==> flow/design.v <==
module ncpe #( parameter WORD_LEN = 4 ) (
input clk 	,	 
input nrst 	,	 
input preload 	, 	 
input switch	,	 
input [WORD_LEN-1 : 0] w 	,	 
input [WORD_LEN-1 : 0] in 	, 	 
input [2*WORD_LEN-1 : 0] pps 	, 	 
output [WORD_LEN-1 : 0] inf 	,	 
output [2*WORD_LEN-1 : 0] ps		 
);
wire [2*WORD_LEN-1 : 0] ps_os ;
wire [2*WORD_LEN-1 : 0] ps_ws ; 
assign ps = switch ? ps_os : ps_ws ;
os #(WORD_LEN) os_i (
.clk(clk) 		, 
.nrst(nrst) 		, 
.preload(preload) 	,
.weight(w) 		, 
.in_active(in)		,
.acc_preload(pps)	,
.partial_sum(ps_os)
);
ws #(WORD_LEN) ws_i (
.clk(clk)		,
.nrst(nrst)		,
.preload(preload)	,
.weight_preload(w)	,
.in_active(in)		,
.previous_ps(pps)	,
.in_forward(inf)	,
.partial_sum(ps_ws)
);
endmodule
module os #(parameter WORD_LEN = 4) (
input clk ,  
input nrst ,  
input preload ,  
input [WORD_LEN-1 : 0] weight ,  
input [WORD_LEN-1 : 0] in_active ,  
input [2*WORD_LEN-1 : 0] acc_preload ,  
output [2*WORD_LEN-1 : 0] partial_sum   
);
reg [WORD_LEN-1 : 0] in ; 
reg [WORD_LEN-1 : 0] w ; 
reg [2*WORD_LEN-1 : 0] acc ; 
wire [2*WORD_LEN-1 : 0] next_acc ; 
assign next_acc = !preload ? acc_preload : w*in + acc ; 
assign partial_sum = next_acc ;
always@(posedge clk , negedge nrst) 
	if( !nrst )
		w <= {WORD_LEN{1'b0}} ;
	else	
		w <= weight ;
always@(posedge clk , negedge nrst)
	if( !nrst )
		in <= {WORD_LEN{1'b0}} ;
	else
		in <= in_active ;
always@(posedge clk , negedge nrst )
	if(!nrst)
		acc <= {2*WORD_LEN{1'b0}} ;
	else
		if(preload) acc <= next_acc ;		
		else acc <= acc_preload ;
endmodule
module sysarr # ( parameter WORD_LEN = 4, ARR_WDT = 4, ARR_DPT = 4) (
    input clk,  
    input nrst,  
    input preload,  
    input switch,  
    input [((ARR_DPT)*WORD_LEN)-1 : 0] in,  
    input [((ARR_DPT)*ARR_WDT*2*WORD_LEN)-1 : 0] previous_ps,  
    input [ARR_WDT*WORD_LEN-1 : 0] weight,  
    output [((ARR_DPT)*WORD_LEN)-1 : 0] in_forward,  
    output [((ARR_DPT)*ARR_WDT*2*WORD_LEN)-1 : 0] partial_sum  
);
wire [((ARR_DPT+1)*WORD_LEN)-1:0] in_chain;
wire [((ARR_DPT+1)*ARR_WDT*2*WORD_LEN)-1:0] ps_chain;
assign in_chain[WORD_LEN-1:0] = in[WORD_LEN-1:0];
assign ps_chain[ARR_WDT*2*WORD_LEN-1:0] = previous_ps[ARR_WDT*2*WORD_LEN-1:0];
genvar i;
generate
    for (i = 0; i < ARR_DPT; i = i + 1) begin : row_gen
        localparam IN_WDT = (i+1)*WORD_LEN;
        localparam PS_WDT = (i+1)*ARR_WDT*2*WORD_LEN;
        sysrow #(
            .WORD_LEN(WORD_LEN),
            .ARR_WDT(ARR_WDT)
        ) sysrow_inst (
            .clk(clk),
            .nrst(nrst),
            .preload(preload),
            .switch(switch),
            .w(weight),
            .in(in_chain[(IN_WDT)-1:0]),
            .pps(ps_chain[(PS_WDT)-1:0]),
            .inf(in_chain[(IN_WDT+WORD_LEN)-1:IN_WDT]),
            .ps(ps_chain[(PS_WDT+ARR_WDT*2*WORD_LEN)-1:PS_WDT])
        );
    end
endgenerate
assign in_forward = in_chain[((ARR_DPT+1)*WORD_LEN)-1:WORD_LEN];
assign partial_sum = ps_chain[((ARR_DPT+1)*ARR_WDT*2*WORD_LEN)-1:ARR_WDT*2*WORD_LEN];
endmodule
module sysrow #( parameter WORD_LEN = 4 , ARR_WDT = 4 ) (
input clk	,
input nrst	,
input preload	,
input switch	,
input [ARR_WDT*WORD_LEN-1 : 0] 	w			,	 
input [WORD_LEN-1 : 0] 	in				, 	 
input [ARR_WDT*2*WORD_LEN-1 : 0] pps			, 	 
output [WORD_LEN-1 : 0] inf 				,	 
output [ARR_WDT*2*WORD_LEN-1 : 0] ps				 
);
wire [WORD_LEN-1 : 0] 	w_w	[ARR_WDT-1 : 0]	;	 
wire [WORD_LEN-1 : 0] in_w 	[ARR_WDT   : 1] ; 
wire [2*WORD_LEN-1 : 0] pps_w 	[ARR_WDT-1 : 0]	; 	 
wire [2*WORD_LEN-1 : 0] ps_w 	[ARR_WDT-1 : 0];			 
genvar i ;
generate
		ncpe # ( WORD_LEN ) ncpe_i (
		.clk(clk)	,
		.nrst(nrst)	,
		.preload(preload),
		.switch(switch)	,
		.w(w[0])	,
		.in(in)	,
		.pps(pps[0])	,
		.inf(in_w[1])	,
		.ps(ps_w[0])
		);
	for ( i=1 ; i<ARR_WDT ; i=i+1 ) begin
		ncpe # ( WORD_LEN ) ncpe_i (
		.clk(clk)	,
		.nrst(nrst)	,
		.preload(preload),
		.switch(switch)	,
		.w(w[i])	,
		.in(in_w[i])	,
		.pps(pps[i])	,
		.inf(in_w[i+1])	,
		.ps(ps_w[i])
		);
	end
assign ps = ps_w[ARR_WDT-1];
assign inf= in_w[ARR_WDT];
endgenerate 
endmodule 
module ws #(parameter WORD_LEN = 4) (
input clk ,  
input nrst ,  
input preload ,  
input [WORD_LEN-1 : 0] weight_preload ,  
input [WORD_LEN-1 : 0] in_active ,  
input [2*WORD_LEN-1 : 0] previous_ps ,
output [WORD_LEN-1 : 0] in_forward ,
output [2*WORD_LEN-1 : 0] partial_sum   
);
reg [WORD_LEN-1 : 0] w ;
reg [WORD_LEN-1 : 0] in ;
reg [2*WORD_LEN-1 : 0] ps  ; 
assign partial_sum =  ps + in*w; 
assign in_forward = in ; 
always@(posedge clk , negedge nrst) 
	if(!nrst)
		in  <= {WORD_LEN{1'b0}};
	else
		in <= in_active ; 
always@(posedge clk , negedge nrst) 
	if(!nrst)
		ps  <= {2*WORD_LEN{1'b0}};
	else
		ps <= previous_ps ; 
always@(posedge clk , negedge nrst) 
	if(!nrst)
		w <= {WORD_LEN{1'b0}};
	else 
		if (preload)begin
		end
		else 
			w <= weight_preload ; 
endmodule
# From RTL to reports: sysarr
# The steps from the RTL of sysarr to its reports follow in flow order.
# Lines are those of the file above, counted from 1.
# Operators: Yosys type, input widths -> output width; for muxes data width and select width s.
# Library cell names are shortened.
# Not given: --
# setup
design	sysarr
clk_port	clk
cell_library	sky130hd
corner	tt_025C_1v80

# Word level
# Counts by Yosys on the flattened word-level netlist (proc, flatten, opt, wreduce). Print and check cells are left out. Cells with the same type and inputs are merged into one.
# op_classes
add_sub_neg	5
n_mul	2
mux	12
# op_table
operator	count
$mux 8	12
$add 5x8->8	2
$add 8x8->8	2
$add 1x5->6	1
$mul 1x4->5	1
$mul 4x1->5	1
# bits
out_inout_bits	144
in_bits	164
regBits	51
word_cells	30

# Depth
# Longest topological path by Yosys (ltp), each cell counted once; first at word level (registers and memories cut), then after technology mapping (sequential cells cut; the memories' decode and read muxes count).
# depth
ltp_word	4
ABC_AREA	1
ltp_mapped	12

# Netlist
# The flow's flattened synthesis, as Yosys stat reports it; memories are mapped. The netlist is that of the ABC_AREA named above (0 if unset); the other value can give another one.
# mapped
cells	510
yosys_area_um2	3756.1
flip_flops	51
n_buf	116
# types
type	count	type_area_um2
dfrtp_1	51	1.28E+03
buf_4	108	810.778
nand2_1	129	484.214
nand3_1	55	275.264
inv_1	67	251.491
ha_1	14	175.168
nor2_1	31	116.362
nand4_1	11	68.816
o21ai_0	9	45.043
nand3b_1	5	37.536
and2_4	4	35.034
a21oi_1	6	30.029
clkbuf_8	2	27.526
buf_6	2	22.522
nand2_2	3	18.768
nand3_4	1	17.517
o21ai_1	3	15.014
nand3_2	1	10.01
# Not listed: further types 6, cells in them 8.

# Path before layout
# OpenSTA on the mapped netlist: ideal clock, no wires. The path of least setup slack (recovery checks aside). Input and output delay are each 20% of the period. Register names are those of the netlist, which keeps one name where synthesis merged equal registers.
# synth_timing
kind	reg-to-output
start	register (no name shown)
end	output port partial_sum[102]
path_stages	12
delay_ns	1.665
arrival_ns	1.665
tclk_ns	3.21
output_delay_ns	0.642
path_slack_ns	0.903
period_less_setup_slack_ns	2.307
# "delay_ns" = arrival - input delay + setup time.
# At an output port there is no setup time.
# "path_stages": output pins that drive a net of the path, with the launching flip-flop's if there is one; two outputs of one cell count as two.
# "period_less_setup_slack_ns" = period - worst setup slack (recovery checks aside). The figure is calculated, with input and output delays left at 20% of the set period.
# Between the ends stands the longest chain of elaborated cells between them, by number of cells; it is not shown to be the way that was timed. Of several equally long chains one is given.
# Each line given opens the expression or statement behind the cell; cells for indexed reads and writes are added by Yosys, which also makes memories of some case tables.
# synth_between
cell_sequence	dfrtp_1 buf_6 nand2_1 inv_1 ha_1 inv_1 nor2_1 o21ai_0 nand2_1 nand2_1 nand3_1 nor2_1
elab_chain_cells	4
cone_cells	4
classes_between	add/sub: 1; mul: 1; mux: 2
# synth_rtl
element	line_no	rtl
$mul 1x4->5	48	assign next_acc = !preload ? acc_preload : w*in + acc ;
$add 5x8->8	48
$mux 8	48
$mux 8	14	assign ps = switch ? ps_os : ps_ws ;
end, declared	76	output [((ARR_DPT)*ARR_WDT*2*WORD_LEN)-1 : 0] partial_sum

# Timing after layout
# From the final timing report of entry A: the path of least setup slack in the routed layout; clock arrival at registers is part of the times.
# layout_timing
kind	reg-to-output
start	register (no name shown)
end	output port partial_sum[39]
path_slack_ns	0.22
tclk_ns	3.0
arrival_ns	2.18
path_stages	12
output_delay_ns	0.60
# Between the ends stands the longest chain of elaborated cells between them, by number of cells; it is not shown to be the way that was timed. Of several equally long chains one is given.
# layout_between
cell_sequence	dfrtp_1 buf_4 nand2_4 inv_6 ha_4 nand2_2 nor3_2 nand3_1 nand3_2 nand3_2 nor2_1 buf_2
elab_chain_cells	4
cone_cells	4
classes_between	add/sub: 1; mul: 1; mux: 2
# layout_rtl
element	line_no	rtl
$mul 1x4->5	48	assign next_acc = !preload ? acc_preload : w*in + acc ;
$add 8x8->8	48
$mux 8	48
$mux 8	14	assign ps = switch ? ps_os : ps_ws ;
end, declared	76	output [((ARR_DPT)*ARR_WDT*2*WORD_LEN)-1 : 0] partial_sum

Record of 2 stored runs of the RTL-to-layout flow on sysarr, platform sky130hd. The runs are unordered. Constraints: input delay and output delay 20% of the set period each, output load 0.01 pF.
"timing.achieved_period_ns" is the run's clock period less its worst setup slack. It is reckoned from that one timing run; input and output delays stay at 20% of the period that was set.
By "critical_path_time_ns" is meant the share of the clock period that the worst setup path is allowed (20% is reserved at inputs, 20% at outputs), minus its slack. Clock arrival times at its registers enter into it.
By "total_power_uw" is meant OpenSTA's value without simulated activity: inputs other than the clock are taken to toggle once in ten clock periods, and the tool carries that through the logic.

Entry A, flow files:
==> flow/run.sh <==
#!/bin/bash
# the make line also repeats the synthesis and layout settings of config.mk as NAME=value (left out here)
make -C /OpenROAD-flow-scripts/flow DESIGN_CONFIG=/design/flow/config.mk WORK_HOME=/design/flow/orfs CLKGATE_MAP_FILE= finish
==> flow/config.mk <==
export PLATFORM = sky130hd
export DESIGN_NAME = sysarr
export DESIGN_NICKNAME = sysarr
export VERILOG_FILES = /design/flow/design.v
export SDC_FILE = /design/flow/constraint.sdc
export NUM_CORES = 4
export LEC_CHECK = 0
export ABC_AREA = 1
export CAP_MARGIN = 15
export CELL_PAD_IN_SITES_GLOBAL_PLACEMENT = 0
export CORE_MARGIN = 8
export CORE_UTILIZATION = 68
export CTS_CLUSTER_DIAMETER = 317
export CTS_CLUSTER_SIZE = 13
export GPL_ROUTABILITY_DRIVEN = 1
export PLACE_DENSITY_LB_ADDON = 0.12
export SETUP_SLACK_MARGIN = 0.41
export SLEW_MARGIN = 20
==> flow/constraint.sdc <==
create_clock -name core_clock -period 3.0 [get_ports {clk}]
set_input_delay 0.6000 -clock core_clock [delete_from_list [all_inputs] [get_ports {clk}]]
set_output_delay 0.6000 -clock core_clock [all_outputs]
set_load 0.01 [all_outputs]

==> results of entry A, as CSV <==
result,value
post_synth_area_um2,3756.1
die_um2,8157.7
total_negative_slack_ns,0.000
critical_path_time_ns,2.18
timing.worst_path_kind,"reg-to-output"
layout_utilization_pct,84.4
total_power_uw,1746
ws_setup_ns,0.223
finalCellArea_um2,4564.4
timing.achieved_period_ns,2.777

Entry B, flow files:
==> flow/run.sh <==
#!/bin/bash
# the make line also repeats the synthesis and layout settings of config.mk as NAME=value (left out here)
make -C /OpenROAD-flow-scripts/flow DESIGN_CONFIG=/design/flow/config.mk WORK_HOME=/design/flow/orfs CLKGATE_MAP_FILE= finish
==> flow/config.mk <==
export PLATFORM = sky130hd
export DESIGN_NAME = sysarr
export DESIGN_NICKNAME = sysarr
export VERILOG_FILES = /design/flow/design.v
export SDC_FILE = /design/flow/constraint.sdc
export NUM_CORES = 4
export LEC_CHECK = 0
export CAP_MARGIN = 20
export CORE_MARGIN = 2
export CORE_UTILIZATION = 40
export SLEW_MARGIN = 20
==> flow/constraint.sdc <==
create_clock -name core_clock -period 1.95 [get_ports {clk}]
set_input_delay 0.3900 -clock core_clock [delete_from_list [all_inputs] [get_ports {clk}]]
set_output_delay 0.3900 -clock core_clock [all_outputs]
set_load 0.01 [all_outputs]

==> results of entry B, as CSV <==
result,value
post_synth_area_um2,3717.3
die_um2,10080.2
total_negative_slack_ns,-19.443
critical_path_time_ns,2.40
timing.worst_path_kind,"reg-to-output"
layout_utilization_pct,59.5
total_power_uw,3440
ws_setup_ns,-0.840
finalCellArea_um2,5417.7
timing.achieved_period_ns,2.790
